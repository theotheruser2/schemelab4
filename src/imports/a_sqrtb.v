==> flow/design.v <==
`timescale 1ns / 1ps
module a_sqrtb(
    input wire            clk,
    input wire            rst,
    input wire [7:0]     a_in,
    input wire [7:0]     b_in,
    input wire       in_ready,
    output reg [11:0]   y_out,
    output reg        y_ready
);
localparam S0 = 0,
           S1 = 1,
           S2 = 2,
           S3 = 3,
           S4 = 4;
reg  [7:0] sqrt1_x;
wire [3:0] sqrt1_y;
reg  sqrt1_x_ready;
wire sqrt1_y_ready;
reg   [7:0] mult1_a;
reg   [7:0] mult1_b;
wire [15:0] mult1_y;
reg  mult1_start;
wire  mult1_busy;
reg [2:0] state;
sqrt sqrt1(
    .clk(clk),
    .rst(rst),
    .x_in(sqrt1_x),
    .x_ready(sqrt1_x_ready),
    .y_out(sqrt1_y),
    .y_ready(sqrt1_y_ready)
);
mult mult1(
    .clk_i(clk),
    .rst_i(rst),
    .a_bi(mult1_a),
    .b_bi(mult1_b),
    .start_i(mult1_start),
    .busy_o(mult1_busy),
    .y_bo(mult1_y)
);
always @(posedge clk) begin
    if (rst) begin
        y_out <= 0;
        y_ready <= 0;
        sqrt1_x <= 0;
        sqrt1_x_ready <= 0;
        mult1_a <= 0;
        mult1_b <= 0;
        mult1_start <= 0;
        state <= S0;
    end else begin
        case (state)
        S0:
            begin
                if (in_ready) begin
                    y_ready <= 0;
                    mult1_a <= a_in;
                    sqrt1_x <= b_in;
                    sqrt1_x_ready <= 1;
                    state <= S1;
                end
            end
        S1:
            begin
                sqrt1_x_ready <= 0;
                state <= S2;
            end
        S2:
            begin
                if (sqrt1_y_ready) begin
                    mult1_b <= sqrt1_y;
                    mult1_start <= 1;
                    state <= S3;
                end
            end
        S3:
            begin
                mult1_start <= 0;
                state <= S4;
            end
        S4:
            begin
                if (!mult1_busy) begin
                    y_out <= mult1_y;
                    y_ready <= 1;
                    state <= S0;
                end
            end
        endcase
    end
end
endmodule
`timescale 1ns / 1ps
module mult  (
	input  clk_i ,
	input  rst_i ,
	input  [ 7 : 0 ]  a_bi ,
	input  [ 7 : 0 ]  b_bi ,
	input  start_i ,
	output busy_o ,
	output  reg  [ 15:0 ]  y_bo
);
	localparam IDLE = 1'b0 ;
	localparam WORK = 1'b1 ;
	reg   [ 2 : 0 ]   ctr ;
	wire  [ 2 : 0 ]   end_step ;
	wire  [ 7 : 0 ]   part_sum ;
	wire  [ 15 : 0 ]  shifted_part_sum ;
	reg  [ 7 : 0 ]a ,  b ;
	reg  [ 15 : 0 ]part_res ;
	reg  state ;
	assign  part_sum = a & {8{b [ ctr ] } } ;
	assign  shifted_part_sum = part_sum << ctr ;
	assign  end_step = ( ctr == 3'h7 ) ;
	assign  busy_o = state ;
	always@ ( posedge  clk_i )
		if ( rst_i )  begin
			ctr <= 0;
			part_res <= 0;
			y_bo <= 0;
		state <= IDLE ;
	end  else  begin
		case ( state )
			IDLE :
				if ( start_i )  begin
					state  <= WORK;
					a <= a_bi ;
					b <= b_bi ;
					ctr <= 0;
					part_res <= 0;
				end
			WORK:
				begin
					if ( end_step )  begin
						state  <= IDLE ;
						y_bo   <= part_res ;
					end
					part_res = part_res + shifted_part_sum ;
					ctr <= ctr + 1;
				end
		endcase
	end
endmodule
`timescale 1ns / 1ps
module sqrt(
    input  wire           clk,
    input  wire           rst,
    input  wire [7:0]    x_in,
    input  wire       x_ready,
    output  reg [3:0]   y_out,
    output  reg       y_ready
);
localparam S0 = 0,
           S1 = 1,
           S2 = 2,
           S3 = 3,
           S4 = 4;
reg [7:0] x;
reg [6:0] y;
reg [6:0] m;
reg [6:0] b;
reg [2:0] state;
always @(posedge clk) begin
    if (rst) begin
        y_out <= 0;
        y_ready <= 0;
        state <= S0;
    end else begin
        case (state)
        S0:
            begin
                if (x_ready) begin
                    x <= x_in;
                    m <= 64;  
                    y <= 0;
                    y_ready <= 0;
                    state <= S1;
                end
            end
        S1:
            begin
                if (|m) begin
                    begin
                        b <= y | m;
                        state <= S2;
                    end
                end else begin
                    y_out <= y;
                    y_ready <= 1;
                    state <= S0;
                end
            end
        S2:
            begin
                y <= y >> 1;
                if (x >= b) begin
                    state <= S3;
                end else begin
                    state <= S4;
                end
            end
        S3:
            begin
                x <= x - b;
                y <= y | m;
                state <= S4;
            end
        S4:
            begin
                m <= m >> 2;
                state <= S1;
            end
        endcase
    end
end
endmodule
Step by step through the tools: a_sqrtb

Tool output for the design above, in the order of the flow.
Lines are those of the file above, counted from 1.
Library cell names are shortened.
Not given: --

Top module: a_sqrtb
Clock input: clk
Library: sky130hd
Library corner: tt_025C_1v80

After elaboration

Yosys after proc, flatten, opt, wreduce and memory -nomap, before mapping. Memory bits, and registers merged into a memory's read port (data or address), are not among the register bits. Print and check cells are not counted.

Output and inout bits: 13
Flip-flop bits (word level): 119
Cells after elaboration: 108

$lt $le $gt $ge: 1
Reduce/logical cells: 29
Eq/ne operators: 16
Bitwise logic cells: 5
$add $sub $neg: 3
Multiplexer cells: 31
Shift operators: 2

Operator list:

| kind                                                                   | number |
| 16-bit parallel mux with 2-bit select                                  | 1 |
| 3-bit parallel mux with 5-bit select                                   | 2 |
| 3-bit AND reduction                                                    | 7 |
| 7-bit parallel mux with 3-bit select                                   | 1 |
| 3-bit 2-to-1 mux                                                       | 6 |
| 16-bit adder                                                           | 1 |
| 2-bit AND reduction                                                    | 8 |
| 8-bit by 3-bit left shift with 16-bit output                           | 1 |
| 8-bit parallel mux with 2-bit select                                   | 1 |
| 16-bit 2-to-1 mux                                                      | 1 |
| 7-bit parallel mux with 2-bit select                                   | 1 |
| 7-bit 2-to-1 mux                                                       | 2 |
| 2-bit nonzero test                                                     | 6 |
| 3-bit by 2-bit equality test with 1-bit output (second input constant) | 4 |
| 2-bit != test (second input constant)                                  | 5 |
| 5-bit nonzero test                                                     | 2 |
| 1-bit parallel mux with 2-bit select                                   | 5 |
| 3-bit equality test (second input constant)                            | 3 |
| 8-bit by 3-bit indexed select with 1-bit output                        | 1 |
| 8-bit by 7-bit subtractor with 8-bit output                            | 1 |
| 8-bit by 7-bit greater-or-equal comparator with 1-bit output           | 1 |
| 8-bit bitwise AND                                                      | 1 |
| 8-bit 2-to-1 mux                                                       | 1 |
| 1-bit 2-to-1 mux                                                       | 8 |
| 7-bit bitwise OR                                                       | 1 |
| 7-bit OR reduction                                                     | 1 |
| 3-bit by 1-bit equality test with 1-bit output (second input constant) | 2 |
| 3-bit logical NOT                                                      | 2 |

Not listed: further kinds 7, cells in them 11.

Logic depth

Depth = most cells in a row (Yosys ltp): at word level without a register or memory, in the mapped netlist without a sequential cell, where the memories' decode and read muxes count.

Depth after elaboration: 5
ABC_AREA: 0
Depth in mapped cells: 14

Netlist

Source: synth_stat.txt of the flow (Yosys; design flattened, memories mapped). It holds for the ABC_AREA given above (unset counts as 0); a run with the other value may have another netlist.
Totals and module areas in this step are rounded.

Synthesis area: 5200 um^2
Cell count: 552
Flip-flop cells: 116
Sequential part of the area: 2700 um^2

Cell types:

| type     | number | area in all (um^2) |
| dfxtp_1  | 78     | 1.56E+03 |
| edfxtp_1 | 38     | 1.14E+03 |
| nand2_1  | 106    | 397.882 |
| a21oi_1  | 75     | 375.36 |
| ha_1     | 20     | 250.24 |
| nor2_1   | 38     | 142.637 |
| mux4_2   | 4      | 90.086 |
| clkbuf_1 | 20     | 75.072 |
| mux2i_1  | 7      | 70.067 |
| nand2b_1 | 11     | 68.816 |
| nor2b_1  | 11     | 68.816 |
| inv_1    | 17     | 63.811 |
| nor3b_1  | 8      | 60.058 |
| and2_1   | 9      | 56.304 |
| nand3_1  | 11     | 55.053 |
| nor3_1   | 11     | 55.053 |
| o21ai_0  | 10     | 50.048 |
| fa_1     | 2      | 40.038 |

Not listed: further types 44, cells in them 76.
The figures by module come from a second, unflattened synthesis with its own total; it is not the netlist above.

Cells (unflattened synthesis): 669
Area (unflattened synthesis): 6100 um^2

Each row is one instance without its submodules.

By module:

| module  | area (um^2) | cells | instances |
| mult    | 3000        | 345   | 1 |
| sqrt    | 1800        | 153   | 1 |
| a_sqrtb | 1400        | 171   | 1 |

Worst setup path after synthesis

OpenSTA on the mapped netlist: ideal clock, no wires. The path of least setup slack (recovery checks aside). Input and output delay are each 20% of the period. Register names are those of the netlist, which keeps one name where synthesis merged equal registers.

Path kind: register -> register
Start: reg mult1.ctr[0]
End: reg mult1.part_res[8]
Time at the first pin: 0 ps
Data required time: 4478 ps
Path slack: 1690 ps
Library setup time: 122 ps
Driving pins on the path: 15
Period: 4600 ps
Path delay: 2911 ps
Data arrival time: 2789 ps
Synthesis period reached: 2910 ps

"path delay" = arrival - input delay + setup time.
"driving pins on the path" counts driving pins, that of a launching flip-flop among them; a cell with two outputs on the path counts twice.
"synthesis period reached" is the clock period less the worst setup slack; recovery checks do not enter. This is arithmetic on one report: input and output delays are still those of the set period (20% each).
The rows between start and end are the longest chain of elaborated cells between them; the timing report does not say that the signal goes this way. Where chains are equally long, one stands for them.
Each line given opens the expression or statement behind the cell; cells for indexed reads and writes are added by Yosys, which also makes memories of some case tables.
At most two assigning lines are given for a register; there are more.

Cell sequence: dfxtp_1 > buf_4 > mux4_2 > nand2b_1 > buf_2 > nor4b_2 > ha_1 > inv_1 > fa_1 > nor2b_2 > nor3_2 > o21bai_2 > a21oi_2 > o2111a_1 > a221o_1
Cells in the longest elaborated chain: 5
Elaborated cells between the ends (all ways): 5

RTL lines, path post-synthesis:

| what                                            | line | text |
| start, declared                                 | 107  | `reg [ 2 : 0 ] ctr ;` |
| start, assigned                                 | 120  | `ctr <= 0;` |
| start, assigned                                 | 141  | `ctr <= ctr + 1;` |
| 8-bit by 3-bit indexed select with 1-bit output | 114  | `assign part_sum = a & {8{b [ ctr ] } } ;` |
| 8-bit bitwise AND                               | 114  |  |
| 8-bit by 3-bit left shift with 16-bit output    | 115  | `assign shifted_part_sum = part_sum << ctr ;` |
| 16-bit adder                                    | 140  | `part_res = part_res + shifted_part_sum ;` |
| 16-bit parallel mux with 2-bit select           | 125  | `case ( state )` |
| end, assigned                                   | 121  | `part_res <= 0;` |
| end, assigned                                   | 140  |  |
| end, declared                                   | 112  | `reg [ 15 : 0 ]part_res ;` |

Timing after layout

From the final timing report of entry A: the path of least setup slack in the routed layout; clock arrival at registers is part of the times.
The path's times are printed in steps of 10 ps; the period is the one set.

Path kind: register -> register
Start: reg mult1.ctr[0]
End: reg mult1.part_res[6]
Driving pins on the path: 13
Time at the first pin: 420 ps
Path slack: 1280 ps
Data arrival time: 3920 ps
Data required time: 5200 ps
Library setup time: 60 ps
Period: 4850 ps

The rows between start and end are the longest chain of elaborated cells between them; the timing report does not say that the signal goes this way. Where chains are equally long, one stands for them.
At most two assigning lines are given for a register; there are more.

Cell sequence: dfxtp_1 > mux4_2 > nand2b_1 > nor4b_2 > ha_1 > inv_1 > fa_1 > nor2b_2 > nor3_2 > o21bai_2 > a21oi_2 > or4b_1 > nand3_1
Cells in the longest elaborated chain: 5
Elaborated cells between the ends (all ways): 5

RTL lines, path post-layout:

| what                                            | line | text |
| start, declared                                 | 107  | `reg [ 2 : 0 ] ctr ;` |
| start, assigned                                 | 120  | `ctr <= 0;` |
| start, assigned                                 | 141  | `ctr <= ctr + 1;` |
| 8-bit by 3-bit indexed select with 1-bit output | 114  | `assign part_sum = a & {8{b [ ctr ] } } ;` |
| 8-bit bitwise AND                               | 114  |  |
| 8-bit by 3-bit left shift with 16-bit output    | 115  | `assign shifted_part_sum = part_sum << ctr ;` |
| 16-bit adder                                    | 140  | `part_res = part_res + shifted_part_sum ;` |
| 16-bit parallel mux with 2-bit select           | 125  | `case ( state )` |
| end, assigned                                   | 121  | `part_res <= 0;` |
| end, assigned                                   | 140  |  |
| end, declared                                   | 112  | `reg [ 15 : 0 ]part_res ;` |

==> runs of a_sqrtb <==
Module a_sqrtb, platform sky130hd: 2 stored runs of the flow (Yosys, OpenROAD) with differing settings, in no particular order. Input and output delays are each 20% of the period that was set; the output load is 0.01 pF.
By "achieved period" is meant the clock period of the run minus its worst setup slack. This is arithmetic on one report: input and output delays are still those of the set period (20% each).
"critical setup path time" means the part of the period allowed to the worst setup path (the constraints hold back 20% at inputs and 20% at outputs) less its slack; where the path has registers, the arrival times of their clocks count too.
By "total power of the final layout" is meant OpenSTA's value without simulated activity: inputs other than the clock are taken to toggle once in ten clock periods, and the tool carries that through the logic.
"critical setup path time" is known to 10 ps.
The measured numbers are rounded.
Settings: n/a = not set for that run.

| name                                   | entry A              | entry B              |
| period_ns                              | 4.85                 | 2.58                 |
| CORE_UTILIZATION                       | 25                   | 63                   |
| SETUP_SLACK_MARGIN                     | 0.24                 | n/a                  |
| PLACE_DENSITY_LB_ADDON                 | 0.21                 | 0.24                 |
| CORE_ASPECT_RATIO                      | 0.97                 | n/a                  |
| CELL_PAD_IN_SITES_DETAIL_PLACEMENT     | 1                    | n/a                  |
| TNS_END_PERCENT                        | 60                   | n/a                  |
| CTS_CLUSTER_SIZE                       | 44                   | n/a                  |
| CAP_MARGIN                             | 10                   | 20                   |
| SLEW_MARGIN                            | 35                   | 20                   |
| MIN_ROUTING_LAYER                      | met1                 | n/a                  |
| CORE_MARGIN                            | 2                    | 2                    |
| CELL_PAD_IN_SITES_GLOBAL_PLACEMENT     | n/a                  | 0                    |
| achieved period (ps)                   | 3569                 | 2700                 |
| critical setup path time (ps)          | 3570                 | 2700                 |
| type of the worst setup path           | register -> register | register -> register |
| netlist area reported by Yosys (um^2)  | 5200                 | 5200                 |
| worst-case hold slack (ps)             | 430                  | 430                  |
| worst setup slack after layout (ps)    | 1300                 | -120                 |
| standard-cell area after layout (um^2) | 6400                 | 6400                 |
| setup total negative slack (ps)        | 0                    | -440                 |
| overall die area (um^2)                | 22000                | 9100                 |
| total power of the final layout (mW)   | 2.5                  | 4.4                  |
| post-layout utilization (%)            | 31                   | 79                   |
